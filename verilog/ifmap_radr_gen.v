==> flow/design.v <==
module ifmap_radr_gen
#( 
  parameter BANK_ADDR_WIDTH = 8
)(
  input clk,
  input rst_n,
  input adr_en,
  output [BANK_ADDR_WIDTH - 1 : 0] adr,
  input config_en,
  input [BANK_ADDR_WIDTH*8 - 1 : 0] config_data
);
  reg [BANK_ADDR_WIDTH - 1 : 0] config_OX0, config_OY0, config_FX, config_FY, 
    config_STRIDE, config_IX0, config_IY0, config_IC1;
  always @ (posedge clk) begin
    if (rst_n) begin
      if (config_en) begin
        {config_OX0, config_OY0, config_FX, config_FY, config_STRIDE, 
         config_IX0, config_IY0, config_IC1} <= config_data; 
      end
    end else begin
      {config_OX0, config_OY0, config_FX, config_FY, config_STRIDE, 
       config_IX0, config_IY0, config_IC1} <= 0;
    end
  end
  reg [BANK_ADDR_WIDTH - 1 : 0] ox0, oy0, fx, fy, ic1;
  wire [BANK_ADDR_WIDTH - 1 : 0] ix0, iy0, adrc;
  always @ (posedge clk) begin
    if (rst_n) begin
      if (adr_en) begin
        ox0 <=  (ox0 == config_OX0 - 1) ? 
          0 : ox0 + 1;
        oy0 <=  (ox0 == config_OX0 - 1) ? 
          ((oy0 == config_OY0 - 1) ? 0 : oy0 + 1) : oy0;
        fx  <= ((ox0 == config_OX0 - 1) && (oy0 == config_OY0 - 1)) ? 
          ((fx == config_FX - 1) ? 0 : fx + 1) : fx;
        fy  <= ((ox0 == config_OX0 - 1) && (oy0 == config_OY0 - 1) && (fx == config_FX - 1)) ? 
          ((fy == config_FY - 1) ? 0 : fy + 1) : fy;
        ic1 <= ((ox0 == config_OX0 - 1) && (oy0 == config_OY0 - 1) && (fx == config_FX - 1) && (fy == config_FY - 1)) ? 
          ((ic1 == config_IC1 - 1) ? 0 : ic1 + 1) : ic1;
      end
    end else begin
      ox0 <= 0;
      oy0 <= 0;
      fx <= 0;
      fy <= 0;
      ic1 <= 0;
    end
  end
  assign ix0 = config_STRIDE * ox0 + fx;
  assign iy0 = config_STRIDE * oy0 + fy;
  assign adrc = ic1 * config_IX0 * config_IY0 + iy0 * config_IX0 + ix0;
  assign adr = adrc[BANK_ADDR_WIDTH - 1 : 0];
endmodule
== From RTL to reports: ifmap_radr_gen ==
What the tools print for ifmap_radr_gen, step after step.
Lines are those of the file above, counted from 1.
Cell names lack the library's common part.
Not given: n/a

* Top module: ifmap_radr_gen
* Clock port: clk
* Library: sky130hd
* Library corner: tt_025C_1v80

== Word level ==
Counts by Yosys on the flattened word-level netlist (proc, flatten, opt, wreduce; memories kept). Register bits leave out memories and registers merged into their read ports (data or address); mux counts leave out enables and synchronous resets folded into registers. Print and check cells are left out. Cells with the same type and inputs are merged into one.

* Register bits: 104
* Bits in latches: 0
* RAM bits: 0
* Bits in read-only memories: 0
* Word width x clocked read ports: 0
* Memories kept: 0

* Add/subtract/negate cells: 14
* Multiply operators: 5
* Divide/modulo/power cells: 0
* Order comparisons: 0
* Equality and inequality tests: 5
* Shift operators: 0
* Muxes and demuxes: 5
* Bitwise gates (word level): 0
* Reduce/logical cells: 7

{| class="wikitable"
|+ Operators with widths
! operator !! count
|-
| 8-bit by 8-bit multiplier with 8-bit output || 5
|-
| 8-bit by 32-bit equality test with 1-bit output || 5
|-
| 8-bit by 1-bit subtractor with 9-bit output with constant B || 5
|-
| 8-bit by 1-bit adder with 8-bit output with constant B || 5
|-
| 8-bit two-way mux || 5
|-
| 8-bit adder || 4
|-
| 2-bit AND reduction || 4
|-
| 1-bit logical AND || 3
|}

== Longest topological paths ==
Yosys ltp: most cells in a row. Word level: on the elaborated netlist, between registers, memories and ports. Mapped: between sequential cells and ports; inverters and the memories' decode and read muxes count.

* Word-level depth: 6
* ABC_AREA: 0
* Depth in mapped cells: 33
* Mapped depth without buffers: 32

== Synthesis result ==
Yosys stat after the flow's synthesis: flattened, memories mapped to cells. It holds for the ABC_AREA given above (unset counts as 0); a run with the other value may have another netlist.
Totals and module areas in this step are rounded.

* Mapped cells: 1204
* Chip area (Yosys): 10500 sq um
* Area of sequential cells: 2080 sq um
* Mapped flip-flops: 104

{| class="wikitable"
|+ Cells by type
! cell !! count !! total area (sq um)
|-
| dfxtp_1 || 104 || 2.08E+03
|-
| fa_1 || 87 || 1741.67
|-
| ha_1 || 96 || 1.2E+03
|-
| xnor2_1 || 101 || 884.598
|-
| mux2i_1 || 67 || 670.643
|-
| and2_1 || 90 || 563.04
|-
| inv_1 || 140 || 525.504
|-
| nand2_1 || 107 || 401.635
|-
| nor2_1 || 94 || 352.838
|-
| xor2_1 || 31 || 271.51
|-
| clkbuf_1 || 49 || 183.926
|-
| a21oi_1 || 29 || 145.139
|-
| nand3_1 || 25 || 125.12
|-
| or4_1 || 12 || 90.086
|-
| xnor3_1 || 4 || 90.086
|-
| and3_1 || 14 || 87.584
|-
| nand4_1 || 12 || 75.072
|-
| or3_1 || 12 || 75.072
|}

Not listed: further types 45, cells in them 130.

== Timing after synthesis ==
Path of least setup slack by OpenSTA after synthesis, without wires, with an ideal clock, recovery checks aside; 20% of the period is set as input and as output delay. Where synthesis merged equal registers, the netlist keeps one of their names.

* Path type: reg2out
* From: register ic1[0]
* To: output port adr[7]
* Clock period: 11.7 ns
* Data arrival time: 7.934 ns
* Setup slack: 1.426 ns
* Path delay: 7.934 ns
* Driving pins on the path: 30
* Path buffers: 2
* Synthesis period reached: 10.274 ns

"path delay" = arrival - input delay + setup time.
At an output port there is no setup time.
"driving pins on the path": output pins that drive a net of the path, with the launching flip-flop's if there is one; two outputs of one cell count as two.
"synthesis period reached" is the clock period less the worst setup slack; recovery checks do not enter. This is arithmetic on one report: input and output delays are still those of the set period (20% each).
Between the ends stands the longest chain of elaborated cells between them, by number of cells; it is not shown to be the way that was timed. Of several equally long chains one is given.
A line is the first line of the expression or statement that the cell stems from. Yosys adds cells for indexed reads and writes and turns some case tables into memories.

* Cell sequence: dfxtp_1 clkbuf_1 clkbuf_1 nand2_1 fa_1 fa_1 inv_1 ha_1 fa_1 ha_1 a21oi_1 xnor2_1 and2_1 fa_1 inv_1 fa_1 fa_1 inv_1 fa_1 fa_1 inv_1 fa_1 fa_1 xnor2_1 xnor2_1 xnor2_1 xnor2_1 xnor2_1 xnor2_1 xnor3_1
* Cells in the longest elaborated chain: 4

{| class="wikitable"
|+ RTL lines, path post-synthesis
! element !! line !! RTL
|-
| start, declared || 25 || <nowiki>reg [BANK_ADDR_WIDTH - 1 : 0] ox0, oy0, fx, fy, ic1;</nowiki>
|-
| start, assigned || 38 || <nowiki>ic1 <= ((ox0 == config_OX0 - 1) && (oy0 == config_OY0 - 1) && (fx == config_FX - 1) && (fy == config_FY - 1)) ...</nowiki>
|-
| start, assigned || 46 || <nowiki>ic1 <= 0;</nowiki>
|-
| 8-bit by 8-bit multiplier with 8-bit output x2 || 51 || <nowiki>assign adrc = ic1 * config_IX0 * config_IY0 + iy0 * config_IX0 + ix0;</nowiki>
|-
| 8-bit adder x2 || 51 ||
|-
| end, declared || 8 || <nowiki>output [BANK_ADDR_WIDTH - 1 : 0] adr,</nowiki>
|}

== Timing after layout ==
Path of least setup slack in the final report of job 1 (OpenROAD, finished layout, wires in). Where an end is a register, its clock arrival counts in the times.

* Path type: reg2out
* From: register oy0[0]
* To: output port adr[7]
* Clock period: 13.9 ns
* Data arrival time: 9.11 ns
* Setup slack: 2.01 ns
* Driving pins on the path: 32
* Path buffers: 1

Between the ends stands the longest chain of elaborated cells between them, by number of cells; it is not shown to be the way that was timed. Of several equally long chains one is given.

* Cell sequence: dfxtp_1 nand2_1 fa_1 fa_1 inv_1 ha_1 inv_1 fa_1 inv_1 ha_1 a21o_1 a21oi_1 xnor2_1 and2_1 ha_1 inv_1 fa_1 fa_1 inv_1 fa_1 fa_1 inv_1 fa_1 fa_1 xnor2_1 xnor2_1 xnor2_1 xnor2_1 xnor2_1 xnor2_1 xnor3_1 clkdlybuf4s50_1
* Cells in the longest elaborated chain: 5

{| class="wikitable"
|+ RTL lines, path post-layout
! element !! line !! RTL
|-
| start, declared || 25 || <nowiki>reg [BANK_ADDR_WIDTH - 1 : 0] ox0, oy0, fx, fy, ic1;</nowiki>
|-
| start, assigned || 32 || <nowiki>oy0 <=  (ox0 == config_OX0 - 1) ?</nowiki>
|-
| start, assigned || 43 || <nowiki>oy0 <= 0;</nowiki>
|-
| 8-bit by 8-bit multiplier with 8-bit output || 50 || <nowiki>assign iy0 = config_STRIDE * oy0 + fy;</nowiki>
|-
| 8-bit adder || 50 ||
|-
| 8-bit by 8-bit multiplier with 8-bit output || 51 || <nowiki>assign adrc = ic1 * config_IX0 * config_IY0 + iy0 * config_IX0 + ix0;</nowiki>
|-
| 8-bit adder x2 || 51 ||
|-
| end, declared || 8 || <nowiki>output [BANK_ADDR_WIDTH - 1 : 0] adr,</nowiki>
|}

--- measured runs ---
ifmap_radr_gen through Yosys and OpenROAD on sky130hd: 2 stored runs, unordered, with their settings and measured results. The constraints put input and output delay at 20% of the set period each and load the outputs with 0.01 pF.
"worst setup path time" = time allowed to the worst setup path (clock period - input delay - output delay, where it has them) - its slack; a late launch clock adds to it, a late capture clock takes from it.
"power": no workload was simulated; the value follows from the tool's default switching activity.
The results are shown rounded.

Job 1
==> flow/run.sh <==
#!/bin/bash
# the make line also repeats the synthesis and layout settings of config.mk as NAME=value (left out here)
make -C /OpenROAD-flow-scripts/flow DESIGN_CONFIG=/design/flow/config.mk WORK_HOME=/design/flow/orfs CLKGATE_MAP_FILE= finish
==> flow/config.mk <==
export PLATFORM = sky130hd
export DESIGN_NAME = ifmap_radr_gen
export DESIGN_NICKNAME = ifmap_radr_gen
export VERILOG_FILES = /design/flow/design.v
export SDC_FILE = /design/flow/constraint.sdc
export NUM_CORES = 4
export LEC_CHECK = 0
export CAP_MARGIN = 20
export CELL_PAD_IN_SITES_GLOBAL_PLACEMENT = 2
export CORE_MARGIN = 6
export CORE_UTILIZATION = 50
export CTS_CLUSTER_DIAMETER = 348
export PLACE_DENSITY_LB_ADDON = 0.15
export SETUP_SLACK_MARGIN = 1.01
export SLEW_MARGIN = 10
export TNS_END_PERCENT = 70
==> flow/constraint.sdc <==
create_clock -name core_clock -period 13.9 [get_ports {clk}]
set_input_delay 2.7800 -clock core_clock [delete_from_list [all_inputs] [get_ports {clk}]]
set_output_delay 2.7800 -clock core_clock [all_outputs]
set_load 0.01 [all_outputs]

==> results of job 1 <==
chip area after synthesis (Yosys): 10500 sq um
die area: 24700 sq um
standard-cell area of the final layout: 11700 sq um
worst setup slack after layout: 2.01 ns
total negative slack: 0.000 ns
worst hold slack: 0.507 ns
power: 696 uW
worst setup path time: 9.11 ns
worst setup path kind: reg2out

Job 2
==> flow/run.sh <==
#!/bin/bash
# the make line also repeats the synthesis and layout settings of config.mk as NAME=value (left out here)
make -C /OpenROAD-flow-scripts/flow DESIGN_CONFIG=/design/flow/config.mk WORK_HOME=/design/flow/orfs CLKGATE_MAP_FILE= finish
==> flow/config.mk <==
export PLATFORM = sky130hd
export DESIGN_NAME = ifmap_radr_gen
export DESIGN_NICKNAME = ifmap_radr_gen
export VERILOG_FILES = /design/flow/design.v
export SDC_FILE = /design/flow/constraint.sdc
export NUM_CORES = 4
export LEC_CHECK = 0
export CAP_MARGIN = 20
export CORE_MARGIN = 2
export CORE_UTILIZATION = 29
export MAX_ROUTING_LAYER = met4
export PLACE_DENSITY_LB_ADDON = 0.11
export SETUP_SLACK_MARGIN = 0.54
export SLEW_MARGIN = 20
==> flow/constraint.sdc <==
create_clock -name core_clock -period 8.04 [get_ports {clk}]
set_input_delay 1.6080 -clock core_clock [delete_from_list [all_inputs] [get_ports {clk}]]
set_output_delay 1.6080 -clock core_clock [all_outputs]
set_load 0.01 [all_outputs]

==> results of job 2 <==
chip area after synthesis (Yosys): 10500 sq um
die area: 37900 sq um
standard-cell area of the final layout: 13200 sq um
worst setup slack after layout: -1.70 ns
total negative slack: -5.08 ns
worst hold slack: 0.519 ns
power: 1270 uW
worst setup path time: 8.14 ns
worst setup path kind: reg2out
--- end ---
